==> flow/design.v <==
`timescale 1ns/1ps
module router_fifo(
    input clock,
    input resetn,
    input soft_reset,
    input write_enb,
    input read_enb,
    input lfd_state,
    input [7:0] data_in,
    output reg [7:0] data_out,
    output full,
    output empty
);
    reg [8:0] mem [0:15];   
    reg [4:0] wr_ptr;       
    reg [4:0] read_ptr;     
    reg [6:0] counter;      
    reg lfd_s;              
    integer i;
    always @(posedge clock) begin
        if (resetn == 1'b0)
            lfd_s <= 1'b0;
        else
            lfd_s <= lfd_state;
    end
    always @(posedge clock) begin
        if (resetn == 1'b0) begin
            for (i = 0; i < 16; i = i + 1) begin
                mem[i] <= 9'h0;
            end
            wr_ptr <= 5'b0;
        end
        else if (soft_reset == 1'b1) begin
            for (i = 0; i < 16; i = i + 1) begin
                mem[i] <= 9'h0;
            end
            wr_ptr <= 5'b0;
        end
        else if (write_enb == 1'b1 && full == 1'b0) begin
            mem[wr_ptr[3:0]] <= {lfd_s, data_in};
            wr_ptr <= wr_ptr + 1'b1;
        end
    end
    always @(posedge clock) begin
        if (resetn == 1'b0) begin
            data_out <= 8'h0;
            read_ptr <= 5'b0;
        end
        else if (soft_reset == 1'b1) begin
            data_out <= 8'hz;   
            read_ptr <= 5'b0;
        end
        else if (read_enb == 1'b1 && empty == 1'b0) begin
            data_out <= mem[read_ptr[3:0]][7:0];
            read_ptr <= read_ptr + 1'b1;
        end
        else if (!full && empty && counter == 1'b0) begin
            data_out <= 8'hz;   
        end
        else begin
            data_out <= data_out;   
        end
    end
    always @(posedge clock) begin
        if (resetn == 1'b0) begin
            counter <= 7'b0;
        end
        else if (soft_reset == 1'b1) begin
            counter <= 0;
        end
        else if (lfd_s == 1'b1) begin
            counter <= mem[read_ptr[3:0]][7:2] + 1'b1;
        end
        else if (read_enb == 1'b1) begin
            if (mem[read_ptr[3:0]][8] == 1'b1) begin
                counter <= counter;
            end
            else begin
                counter <= counter - 1'b1;
            end
        end
    end
    assign full = (wr_ptr == {~read_ptr[4], read_ptr[3:0]});
    assign empty = (wr_ptr == read_ptr);
endmodule
# [From RTL to reports: router_fifo]
# What the tools print for router_fifo, step after step.
# Lines are those of the file above, counted from 1.
# Operators: Yosys type, input widths -> output width; for muxes data width and select width s.
# Library cell names are shortened.
# A cell with n/a has no value.
[setup] top_module="router_fifo" clock="clock" library="sky130hd" corner="tt_025C_1v80"

# [Elaborated design]
# Source: Yosys, flattened and elaborated, memories not mapped. Widths are those after wreduce. Print and check cells do not count.
# Yosys's memory passes give these memory sizes; they may raise the number of words (mostly to a power of two), join words into wider ones and drop unused or constant bits.
[op_classes] add_sub_neg=4 n_eq=3 muxes=23 n_logic=7 n_reduce_logical=10
[op_table] op="$mux 36" count=1
[op_table] op="$mux 9" count=4
[op_table] op="$mux 8" count=3
[op_table] op="$mux 7" count=3
[op_table] op="$mux 4" count=5
[op_table] op="$mux 18" count=1
[op_table] op="$add 5x1->5 const B" count=2
[op_table] op="$eq 5x5->1" count=2
[op_table] op="$add 6x1->7 const B" count=1
[op_table] op="$sub 7x1->7 const B" count=1
[op_table] op="$logic_not 7->1" count=1
[op_table] op="$mux 1" count=6
[op_table] op="$logic_and 1x1->1" count=4
[op_table] op="$not 1->1" count=4
[op_table] op="$or 1x1->1" count=3
[op_table] op="$reduce_bool 3->1" count=1
[op_table] op="$ne 2x2->1 const B" count=1
[op_table] op="$reduce_and 2->1" count=1
[op_table] op="$reduce_bool 2->1" count=1
[op_table] op="$reduce_or 2->1" count=1
[op_table] op="$logic_not 1->1" count=1
[bits] ff_bits=26 ram_bits=144 mem_count=1 inputBits=14 output_inout_bits=10 elab_cells=53
[mem_list] name="mem" words=16 width=9 line=14 text="reg [8:0] mem [0:15];"

# [Longest topological paths]
# Longest topological path by Yosys (ltp), each cell counted once; first at word level (registers and memories cut), then after technology mapping (sequential cells cut; the memories' decode and read muxes count).
[depth] depth_word=8 abc_area=0 depth_mapped=9

# [Netlist]
# Source: synth_stat.txt of the flow (Yosys; design flattened, memories mapped). It holds for the ABC_AREA given above (unset counts as 0); a run with the other value may have another netlist.
# The area totals of this step are shown rounded.
[synth_totals] cells=584 yosys_area_um2=8214 seq_area_um2=4925 ff_cells=174
[by_type] type="edfxtp_1" count=144 type_area_um2=4.32E+03
[by_type] type="and2_1" count=132 type_area_um2=825.792
[by_type] type="mux4_2" count=28 type_area_um2=630.605
[by_type] type="dfxtp_1" count=30 type_area_um2=600.576
[by_type] type="mux4_1" count=10 type_area_um2=262.752
[by_type] type="xor2_1" count=16 type_area_um2=140.134
[by_type] type="ha_1" count=8 type_area_um2=100.096
[by_type] type="mux2i_1" count=10 type_area_um2=100.096
[by_type] type="nand3_1" count=18 type_area_um2=90.086
[by_type] type="nor2_1" count=22 type_area_um2=82.579
[by_type] type="nor2b_1" count=12 type_area_um2=75.072
[by_type] type="nor3_1" count=15 type_area_um2=75.072
[by_type] type="nand2_1" count=18 type_area_um2=67.565
[by_type] type="o21ai_0" count=12 type_area_um2=60.058
[by_type] type="nor2_2" count=9 type_area_um2=56.304
[by_type] type="clkbuf_1" count=14 type_area_um2=52.55
[by_type] type="nand2b_1" count=8 type_area_um2=50.048
[by_type] type="a22oi_1" count=6 type_area_um2=45.043
# Not listed: further types 33, cells in them 72.

# [Timing after synthesis]
# OpenSTA on the mapped netlist: ideal clock, no wires. The path of least setup slack (recovery checks aside). Input and output delay are each 20% of the period. Register names are those of the netlist, which keeps one name where synthesis merged equal registers.
[synth_timing] kind="flip-flop to flip-flop" from="reg wr_ptr[0]" to="mem mem[12][0]" clock_period_ns=2.61 t_first_pin_ns=0.000 t_arrival_ns=2.071 required_ns=2.223 path_slack_ns=0.152 delay_ns=2.458 stages=7 path_buffers=1 synth_period_reached_ns=2.458
# "delay_ns" is the arrival time less input delay plus setup time.
# "stages": output pins that drive a net of the path, with the launching flip-flop's if there is one; two outputs of one cell count as two.
# "synth_period_reached_ns" = period - worst setup slack (recovery checks aside). The figure is calculated, with input and output delays left at 20% of the set period.
# Between the ends stands the longest chain of elaborated cells between them, by number of cells; it is not shown to be the way that was timed. Of several equally long chains one is given.
# Each line given opens the expression or statement behind the cell; cells for indexed reads and writes are added by Yosys, which also makes memories of some case tables.
# A register here has more assigning lines than the two given.
# Only ways into the end's enable, where the timed path ends, are counted here.
[synth_between] cell_sequence="dfxtp_1 -> xor2_1 -> nor4_4 -> a21boi_4 -> nand3_1 -> buf_2 -> o21ai_0" elab_chain_cells=6 cone_cells=9 cone_lines=4 classes_between="eq/ne: 1; mux: 6; logic: 1; reduce/logical: 1"
[synth_rtl] element="from (decl)" line=15 text="reg [4:0] wr_ptr;"
[synth_rtl] element="from (assign)" line=31 text="wr_ptr <= 5'b0;"
[synth_rtl] element="from (assign)" line=41 text="wr_ptr <= wr_ptr + 1'b1;"
[synth_rtl] element="$eq 5x5->1" line=83 text="assign full = (wr_ptr == {~read_ptr[4], read_ptr[3:0]});"
[synth_rtl] element="$not 1->1" line=39 text="else if (write_enb == 1'b1 && full == 1'b0) begin"
[synth_rtl] element="$logic_and 1x1->1" line=39
[synth_rtl] element="$mux 4" line=39
[synth_rtl] element="$mux 4" line=33 text="else if (soft_reset == 1'b1) begin"
[synth_rtl] element="$mux 4" line=27 text="if (resetn == 1'b0) begin"
[synth_rtl] element="to (decl)" line=14 text="reg [8:0] mem [0:15];"

# [Path in the finished layout]
# From the final timing report of entry A: the path of least setup slack in the routed layout; clock arrival at registers is part of the times.
[layout_timing] kind="flip-flop to flip-flop" from="reg (no name shown)" to="reg counter[4]" clock_period_ns=1.76 t_first_pin_ns=0.43 t_arrival_ns=2.47 required_ns=2.12 path_slack_ns=-0.34 stages=9 path_buffers=2
# A register here has more assigning lines than the two given.
[layout_between] cell_sequence="dfxtp_4 -> buf_12 -> mux4_2 -> mux2_4 -> o2bb2ai_4 -> buf_6 -> nand3_4 -> xor2_2 -> o22ai_1"
[layout_rtl] element="to (assign)" line=72 text="counter <= mem[read_ptr[3:0]][7:2] + 1'b1;"
[layout_rtl] element="to (assign)" line=76 text="counter <= counter;"
[layout_rtl] element="to (decl)" line=17 text="reg [6:0] counter;"
# Chain of elaborated cells between the ends: none given.

Flow measurements of router_fifo on sky130hd: 2 stored runs with different settings, listed in no order. Input and output delays are each 20% of the period that was set; the output load is 0.01 pF.
By "period_reached_ns" is meant the clock period of the run minus its worst setup slack. This is arithmetic on one report: input and output delays are still those of the set period (20% each).
"power_total_mw" rests on the timing tool's default activity at the inputs, not on a simulated workload.
Measured values are rounded.

[flow] entry A: files
==> flow/run.sh <==
#!/bin/bash
# the make line also repeats the synthesis and layout settings of config.mk as NAME=value (left out here)
make -C /OpenROAD-flow-scripts/flow DESIGN_CONFIG=/design/flow/config.mk WORK_HOME=/design/flow/orfs CLKGATE_MAP_FILE= finish
==> flow/config.mk <==
export PLATFORM = sky130hd
export DESIGN_NAME = router_fifo
export DESIGN_NICKNAME = router_fifo
export VERILOG_FILES = /design/flow/design.v
export SDC_FILE = /design/flow/constraint.sdc
export NUM_CORES = 4
export LEC_CHECK = 0
export CAP_MARGIN = 20
export CORE_MARGIN = 2
export CORE_UTILIZATION = 40
export SLEW_MARGIN = 20
==> flow/constraint.sdc <==
create_clock -name core_clock -period 1.76 [get_ports {clock}]
set_input_delay 0.3520 -clock core_clock [delete_from_list [all_inputs] [get_ports {clock}]]
set_output_delay 0.3520 -clock core_clock [all_outputs]
set_load 0.01 [all_outputs]

[flow] entry A: metrics
[metrics] period_reached_ns = 2.101
[metrics] die_um2 = 21700
[metrics] ws_hold_ns = 0.500
[metrics] power_total_mw = 9.565
[metrics] synth_chip_area_um2 = 8214
[metrics] setup_ws_ns = -0.341
[metrics] finalCellArea_um2 = 11640

[flow] entry B: files
==> flow/run.sh <==
#!/bin/bash
# the make line also repeats the synthesis and layout settings of config.mk as NAME=value (left out here)
make -C /OpenROAD-flow-scripts/flow DESIGN_CONFIG=/design/flow/config.mk WORK_HOME=/design/flow/orfs CLKGATE_MAP_FILE= finish
==> flow/config.mk <==
export PLATFORM = sky130hd
export DESIGN_NAME = router_fifo
export DESIGN_NICKNAME = router_fifo
export VERILOG_FILES = /design/flow/design.v
export SDC_FILE = /design/flow/constraint.sdc
export NUM_CORES = 4
export LEC_CHECK = 0
export CAP_MARGIN = 25
export CELL_PAD_IN_SITES_DETAIL_PLACEMENT = 2
export CORE_ASPECT_RATIO = 0.91
export CORE_MARGIN = 2
export CORE_UTILIZATION = 18
export CTS_CLUSTER_DIAMETER = 154
export CTS_CLUSTER_SIZE = 60
export MAX_ROUTING_LAYER = met4
export PLACE_DENSITY_LB_ADDON = 0.28
export SLEW_MARGIN = 20
==> flow/constraint.sdc <==
create_clock -name core_clock -period 4.55 [get_ports {clock}]
set_input_delay 0.9100 -clock core_clock [delete_from_list [all_inputs] [get_ports {clock}]]
set_output_delay 0.9100 -clock core_clock [all_outputs]
set_load 0.01 [all_outputs]

[flow] entry B: metrics
[metrics] period_reached_ns = 3.621
[metrics] die_um2 = 47360
[metrics] ws_hold_ns = 0.522
[metrics] power_total_mw = 3.505
[metrics] synth_chip_area_um2 = 8214
[metrics] setup_ws_ns = 0.929
[metrics] finalCellArea_um2 = 9766
